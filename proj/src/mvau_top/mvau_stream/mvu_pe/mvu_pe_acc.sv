==> flow/design.v <==
`timescale 1ns/1ns
module mvu_pe_acc #(
		    parameter int TDstI=4)
  ( input logic aresetn,
    input logic 	     aclk,
    input logic 	     do_mvau_stream,
    input logic 	     sf_clr,
    input logic [TDstI-1:0]  in_acc,  
    output logic 	     out_acc_v,  
    output logic [TDstI-1:0] out_acc);  
   logic [1:0] 		      sf_clr_dly;
   logic 		      do_mvau_stream_reg;
   always_ff @(posedge aclk) begin
      if(!aresetn)
	out_acc_v <= 1'b0;
      else
	out_acc_v <= sf_clr_dly[0]; 
   end
   always_ff @(posedge aclk) begin
      if(!aresetn)
	do_mvau_stream_reg <= 1'b0;
      else
	do_mvau_stream_reg <= do_mvau_stream;
   end   
   always_ff @(posedge aclk) begin
      if(!aresetn)
   	sf_clr_dly <= 'd0;
      else
   	sf_clr_dly <= {sf_clr_dly,sf_clr};
   end
   always_ff @(posedge aclk) begin
      if(!aresetn)
	out_acc <= 'd0;
      else if(do_mvau_stream_reg) begin
	 if(sf_clr_dly[1])
	   out_acc <= in_acc;  
	 else
	   out_acc <= out_acc + in_acc;
      end  
      else if(sf_clr_dly[1])
	out_acc <= 'd0;  
   end
endmodule  
## Tool chain data of mvu_pe_acc

The steps from the RTL of mvu_pe_acc to its reports follow in flow order.
Lines are those of the file above, counted from 1.
Operators: Yosys type, input widths -> output width; for muxes data width and select width s.
A cell with - has no value.

| set-up | value |
|---|---|
| design top | mvu_pe_acc |
| clock port | aclk |
| standard-cell library | sky130hd |
| corner | tt_025C_1v80 |

## Elaborated design

Yosys after proc, flatten, opt, wreduce and memory -nomap, before mapping. Memory bits, and registers merged into a memory's read port (data or address), are not among the register bits. Print and check cells are not counted. Equal cells are merged and count once.

| cells by class | value |
|---|---|
| add/subtract/negate cells | 1 |
| reductions and logical operators | 1 |
| multiplexer cells | 3 |

Operators with widths:

| kind | count |
|---|---|
| $mux 4 | 3 |
| $add 4x4->4 | 1 |
| $reduce_bool 2->1 | 1 |

| word-level totals | value |
|---|---|
| input port bits | 8 |
| word-level cells | 9 |
| flip-flop bits (word level) | 8 |

## Logic depth

Longest topological path by Yosys (ltp), each cell counted once; first at word level (registers and memories cut), then after technology mapping (sequential cells cut; the memories' decode and read muxes count).

| logic depth | value |
|---|---|
| depth after elaboration | 3 |
| ABC_AREA | 0 |
| gate-level depth with buffers | 7 |

## Synthesis result

Yosys stat after the flow's synthesis: flattened, memories mapped to cells. It holds for the ABC_AREA given above (unset counts as 0); a run with the other value may have another netlist.

Cell types:

| cell type | count |
|---|---|
| sky130_fd_sc_hd__dfxtp_1 | 7 |
| sky130_fd_sc_hd__ha_1 | 3 |
| sky130_fd_sc_hd__mux2i_1 | 3 |
| sky130_fd_sc_hd__and2_1 | 4 |
| sky130_fd_sc_hd__fa_1 | 1 |
| sky130_fd_sc_hd__nand3b_4 | 1 |
| sky130_fd_sc_hd__nand2_1 | 4 |
| sky130_fd_sc_hd__nand3_1 | 3 |
| sky130_fd_sc_hd__nand3b_1 | 2 |
| sky130_fd_sc_hd__nor2b_1 | 2 |
| sky130_fd_sc_hd__inv_1 | 3 |
| sky130_fd_sc_hd__nor2_1 | 3 |
| sky130_fd_sc_hd__o21ai_0 | 2 |
| sky130_fd_sc_hd__o31a_1 | 1 |
| sky130_fd_sc_hd__xor2_1 | 1 |
| sky130_fd_sc_hd__a211oi_1 | 1 |
| sky130_fd_sc_hd__a22oi_1 | 1 |
| sky130_fd_sc_hd__buf_4 | 1 |

Not listed: further types 4, cells in them 4.

| synthesis totals | value |
|---|---|
| sequential part of the area | 140.1 um^2 |
| synthesis area | 425.4 um^2 |
| buffers | 2 |
| standard cells after synthesis | 47 |
| flip-flops | 7 |

## Path before layout

Path of least setup slack by OpenSTA after synthesis, without wires, with an ideal clock, recovery checks aside; 20% of the period is set as input and as output delay. Where synthesis merged equal registers, the netlist keeps one of their names.

| timing path after synthesis | value |
|---|---|
| path kind | register to register |
| from | reg out_acc[0] |
| to | reg out_acc[2] |
| driving pins on the path | 8 |
| arrival | 1.397 ns |
| delay of the path | 1.462 ns |
| setup slack | 0.088 ns |
| period | 1.55 ns |
| setup time | 0.065 ns |
| time at the first pin | 0.000 ns |
| required time | 1.485 ns |
| synthesis period reached | 1.462 ns |

"delay of the path" is the arrival time less input delay plus setup time.
"driving pins on the path" counts driving pins, that of a launching flip-flop among them; a cell with two outputs on the path counts twice.
"synthesis period reached" = period - worst setup slack (recovery checks aside). The figure is calculated, with input and output delays left at 20% of the set period.
The rows between start and end are the longest chain of elaborated cells between them; the timing report does not say that the signal goes this way. Where chains are equally long, one stands for them.
Each line given opens the expression or statement behind the cell; cells for indexed reads and writes are added by Yosys, which also makes memories of some case tables.
At most two assigning lines are given for a register; there are more.

| between the ends, after synthesis | value |
|---|---|
| path through | sky130_fd_sc_hd__dfxtp_1 -> sky130_fd_sc_hd__ha_1 -> sky130_fd_sc_hd__inv_1 -> sky130_fd_sc_hd__fa_1 -> sky130_fd_sc_hd__xor2_1 -> sky130_fd_sc_hd__o21ai_0 -> sky130_fd_sc_hd__a22oi_1 -> sky130_fd_sc_hd__nor2b_1 |
| cells in the longest elaborated chain | 3 |
| elaborated cells between the ends (all ways) | 3 |

Ends and longest elaborated chain, after synthesis:

| element | RTL line | RTL |
|---|---|---|
| from (decl) | 10 | `output logic [TDstI-1:0] out_acc);` |
| from (assign) | 36 | `out_acc <= in_acc;` |
| from (assign) | 38 | `out_acc <= out_acc + in_acc;` |
| $add 4x4->4 | 38 |  |
| $mux 4 | 35 | `if(sf_clr_dly[1])` |
| $mux 4 | 34 | `else if(do_mvau_stream_reg) begin` |
| to (assign) | 36 |  |
| to (assign) | 38 |  |
| to (decl) | 10 |  |

## Timing after layout

Path of least setup slack in the final report of entry A (OpenROAD, finished layout, wires in). Where an end is a register, its clock arrival counts in the times.

| timing path post-layout | value |
|---|---|
| path kind | register to register |
| from | reg out_acc[0] |
| to | reg out_acc[2] |
| setup slack | 0.07 ns |
| setup time | 0.11 ns |
| arrival | 1.54 ns |
| time at the first pin | 0.24 ns |
| driving pins on the path | 8 |
| period | 1.49 ns |
| required time | 1.62 ns |

The rows between start and end are the longest chain of elaborated cells between them; the timing report does not say that the signal goes this way. Where chains are equally long, one stands for them.
At most two assigning lines are given for a register; there are more.

| between the ends, post-layout | value |
|---|---|
| path through | sky130_fd_sc_hd__dfxtp_4 -> sky130_fd_sc_hd__ha_4 -> sky130_fd_sc_hd__inv_2 -> sky130_fd_sc_hd__fa_2 -> sky130_fd_sc_hd__xor2_1 -> sky130_fd_sc_hd__o21ai_1 -> sky130_fd_sc_hd__a22oi_1 -> sky130_fd_sc_hd__nor2b_1 |
| cells in the longest elaborated chain | 3 |
| elaborated cells between the ends (all ways) | 3 |

Ends and longest elaborated chain, post-layout:

| element | RTL line | RTL |
|---|---|---|
| from (decl) | 10 | `output logic [TDstI-1:0] out_acc);` |
| from (assign) | 36 | `out_acc <= in_acc;` |
| from (assign) | 38 | `out_acc <= out_acc + in_acc;` |
| $add 4x4->4 | 38 |  |
| $mux 4 | 35 | `if(sf_clr_dly[1])` |
| $mux 4 | 34 | `else if(do_mvau_stream_reg) begin` |
| to (assign) | 36 |  |
| to (assign) | 38 |  |
| to (decl) | 10 |  |

Hand-over note for mvu_pe_acc

Design mvu_pe_acc on sky130hd. What follows are 2 stored runs of the flow, each under its own settings; their order means nothing. The constraints put input and output delay at 20% of the set period each and load the outputs with 0.01 pF.
"achieved clock period" is the run's clock period less its worst setup slack. It is reckoned from that one timing run; input and output delays stay at 20% of the period that was set.
"critical setup path time": the worst setup path's part of the clock period (all of it between registers, 20% less for each end at a port) less its slack. A launch clock that arrives late makes it longer, a capture clock that arrives late makes it shorter.
"power consumption" rests on the timing tool's default activity at the inputs, not on a simulated workload.
Among the settings, - means not set for that run.
Among the results, - means that no value is shown for the run.

| name | entry A | entry B |
|---|---|---|
| period_ns | 1.49 | 1.96 |
| SETUP_SLACK_MARGIN | 0.31 | 0.16 |
| CAP_MARGIN | 20 | 20 |
| CORE_MARGIN | 2 | 2 |
| CORE_UTILIZATION | 40 | 69 |
| SLEW_MARGIN | 20 | 40 |
| PLACE_DENSITY | - | 0.36 |
| HOLD_SLACK_MARGIN | - | -0.07 |
| TNS_END_PERCENT | - | 15 |
| ABC_AREA | - | 0 |
| GPL_TIMING_DRIVEN | - | 1 |
| GPL_ROUTABILITY_DRIVEN | - | 1 |
| CTS_CLUSTER_SIZE | - | 69 |
| area inside the die boundary (um^2) | 1340.3 | - |
| power consumption (uW) | 494.8 | - |
| setup slack of the worst path (ns) | 0.074 | - |
| achieved clock period (ns) | 1.416 | - |
| total negative slack on setup checks (ns) | 0.000 | - |
| worst hold slack after layout (ns) | 0.410 | - |
| utilization | 0.687 | - |
| post-synthesis cell area (um^2) | 425.4 | - |
| critical setup path time (ns) | 1.42 | - |
| worst path kind | register to register | - |

Entry B: did not finish, floorplanning stopped with PDN-0185

End of note.
