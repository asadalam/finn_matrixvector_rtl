==> flow/design.v <==
`timescale 1ns/1ns
module mvau_inp_buffer #(
			 parameter int TI=4,
			 parameter int BUF_LEN=16,
			 parameter int BUF_ADDR=4)
   (    
	input logic 		   aclk,
	input logic 		   aresetn,
	input logic [TI-1:0] 	   in,  
	input logic 		   wr_en,  
	input logic 		   rd_en,  
	input logic [BUF_ADDR-1:0] addr,  
	output logic [TI-1:0] 	   out);
   logic [TI-1:0] 	  inp_buffer [0:BUF_LEN-1];
   always_ff @(posedge aclk) begin
      if (wr_en) begin
	 inp_buffer[addr] <= in;
	 out <= in;
      end
      else begin
	 out <= inp_buffer[addr];
      end      
   end   
endmodule  
# == Tool chain data of mvau_inp_buffer ==
# What the tools print for mvau_inp_buffer, step after step.
# Lines are those of the file above, counted from 1.
# Operators carry their Yosys type and port widths (W data, S select, Z words).
# Library cell names are shortened.
# A cell with n/a has no value.
# setup
top_module,mvau_inp_buffer
clock,aclk
lib,sky130hd
corner,tt_025C_1v80

# == Elaborated design ==
# Counts by Yosys on the flattened word-level netlist (proc, flatten, opt, wreduce; memories kept). Register bits leave out memories and registers merged into their read ports (data or address); mux counts leave out enables and synchronous resets folded into registers. Print and check cells are left out. Cells with the same type and inputs are merged into one.
# Yosys's memory passes give these memory sizes; they may raise the number of words (mostly to a power of two), join words into wider ones and drop unused or constant bits.
# classes
n_mux,3
# op_table
cell,n
$mux W4,2
$mux W1,1
# word_totals
wordCells,4
mem_bits_rw,64
ff_bits,0
memories,1
clocked_rd_ports_x_width,4
# mem_list
name,size,word_bits,read_ports,wr,line_no,text
inp_buffer,16,4,1,1,14,logic [TI-1:0] inp_buffer [0:BUF_LEN-1];

# == Longest topological paths ==
# Yosys ltp: most cells in a row. Word level: on the elaborated netlist, between registers, memories and ports. Mapped: between sequential cells and ports; inverters and the memories' decode and read muxes count.
# logic_depth
ltp_word,1
ABC_AREA,0
ltp_mapped,5
ltp_nobuf,3

# == Mapped cells and area ==
# The flow's flattened synthesis, as Yosys stat reports it; memories are mapped. The netlist is that of the ABC_AREA named above (0 if unset); the other value can give another one.
# types
cell,n
edfxtp_1,64
mux4_1,14
dfxtp_1,4
nor2_1,13
mux4_2,2
nand3_1,9
a22oi_1,4
buf_12,1
nor3_1,4
nand2_1,5
nand3b_1,2
nand2b_1,2
nor2b_1,2
buf_6,1
or3b_2,1
buf_2,1
clkbuf_1,1
# synth_totals
sequential_area_um2,2001.9
area_um2,2666.3
ff_cells,68
buffers,4
cell_count,130

# == Timing after synthesis ==
# Source: OpenSTA report_checks on the synthesized netlist (no wires, ideal clock, input and output delay 20% of the period each), path of least setup slack; recovery checks are left aside. Register names are those of the netlist, which keeps one name where synthesis merged equal registers.
# synth_path
kind,register to output
start,reg (no name shown)
end,out out[1]
path_stages,6
arrival_ns,1.321
path_buffers,2
delay_ns,1.321
tclk_ns,2.65
setup_slack_ns,0.799
synth_period_reached_ns,1.851
# "delay_ns" is the arrival time less input delay plus setup time.
# A path that ends at an output port has no setup time.
# "path_stages" counts driving pins, that of a launching flip-flop among them; a cell with two outputs on the path counts twice.
# "synth_period_reached_ns" is the clock period less the worst setup slack; recovery checks do not enter. This is arithmetic on one report: input and output delays are still those of the set period (20% each).
# synth_between
cell_sequence,dfxtp_1 buf_6 buf_12 mux4_2 a22oi_1 nand3_1
# synth_rtl
element,line_no,text
end: declaration,13,output logic [TI-1:0] out);
# No chain of elaborated cells between the ends is given.

# == Worst path after layout ==
# Path of least setup slack in the final report of flow run 1 (OpenROAD, finished layout, wires in). Where an end is a register, its clock arrival counts in the times.
# layout_path
kind,register to output
start,reg (no name shown)
end,out out[3]
setup_slack_ns,0.17
tclk_ns,2.65
arrival_ns,1.95
path_stages,8
path_buffers,4
# layout_between
cell_sequence,dfxtp_4 buf_12 buf_16 buf_4 mux4_2 a22oi_2 nand3_1 buf_2
# layout_rtl
element,line_no,text
end: declaration,13,output logic [TI-1:0] out);
# No chain of elaborated cells between the ends is given.

# Record of 2 stored runs of the RTL-to-layout flow on mvau_inp_buffer, platform sky130hd. The runs are unordered. Constraints: input delay and output delay 20% of the set period each, output load 0.01 pF.
# "period_less_ws_ns" = clock period - worst setup slack. The figure is calculated, with input and output delays left at 20% of the set period.
# "worst_path_ns": the worst setup path's part of the clock period (all of it between registers, 20% less for each end at a port) less its slack. A launch clock that arrives late makes it longer, a capture clock that arrives late makes it shorter.
# By "power_mw" is meant OpenSTA's value without simulated activity: inputs other than the clock are taken to toggle once in ten clock periods, and the tool carries that through the logic.
# Among the settings, - means not set for that run.
stored run,period_ns,CORE_UTILIZATION,SETUP_SLACK_MARGIN,PLACE_DENSITY_LB_ADDON,TNS_END_PERCENT,GPL_TIMING_DRIVEN,CTS_CLUSTER_SIZE,CAP_MARGIN,MIN_ROUTING_LAYER,MAX_ROUTING_LAYER,CORE_MARGIN,SLEW_MARGIN,GPL_ROUTABILITY_DRIVEN,CTS_CLUSTER_DIAMETER,post_synth_area_um2,total_die_area_um2,final_stdcell_area_um2,final_util_pct,setup_worst_slack_ns,fin_tns_ns,final_hold_ws_ns,power_mw,period_less_ws_ns,worst_path_ns,path_kind
flow run 1,2.65,40,0.69,0.22,20,1,16,20,met2,met4,2,20,-,-,2666.3,7335.1,3185.6,49.9,0.174,0.000,0.751,2.241,2.476,1.95,register to output
flow run 2,1.58,59,-,-,-,1,82,30,-,-,7,20,0,336,2666.3,6597.5,3256.9,74.8,-0.513,-2.021,0.605,3.565,2.093,1.78,register to output
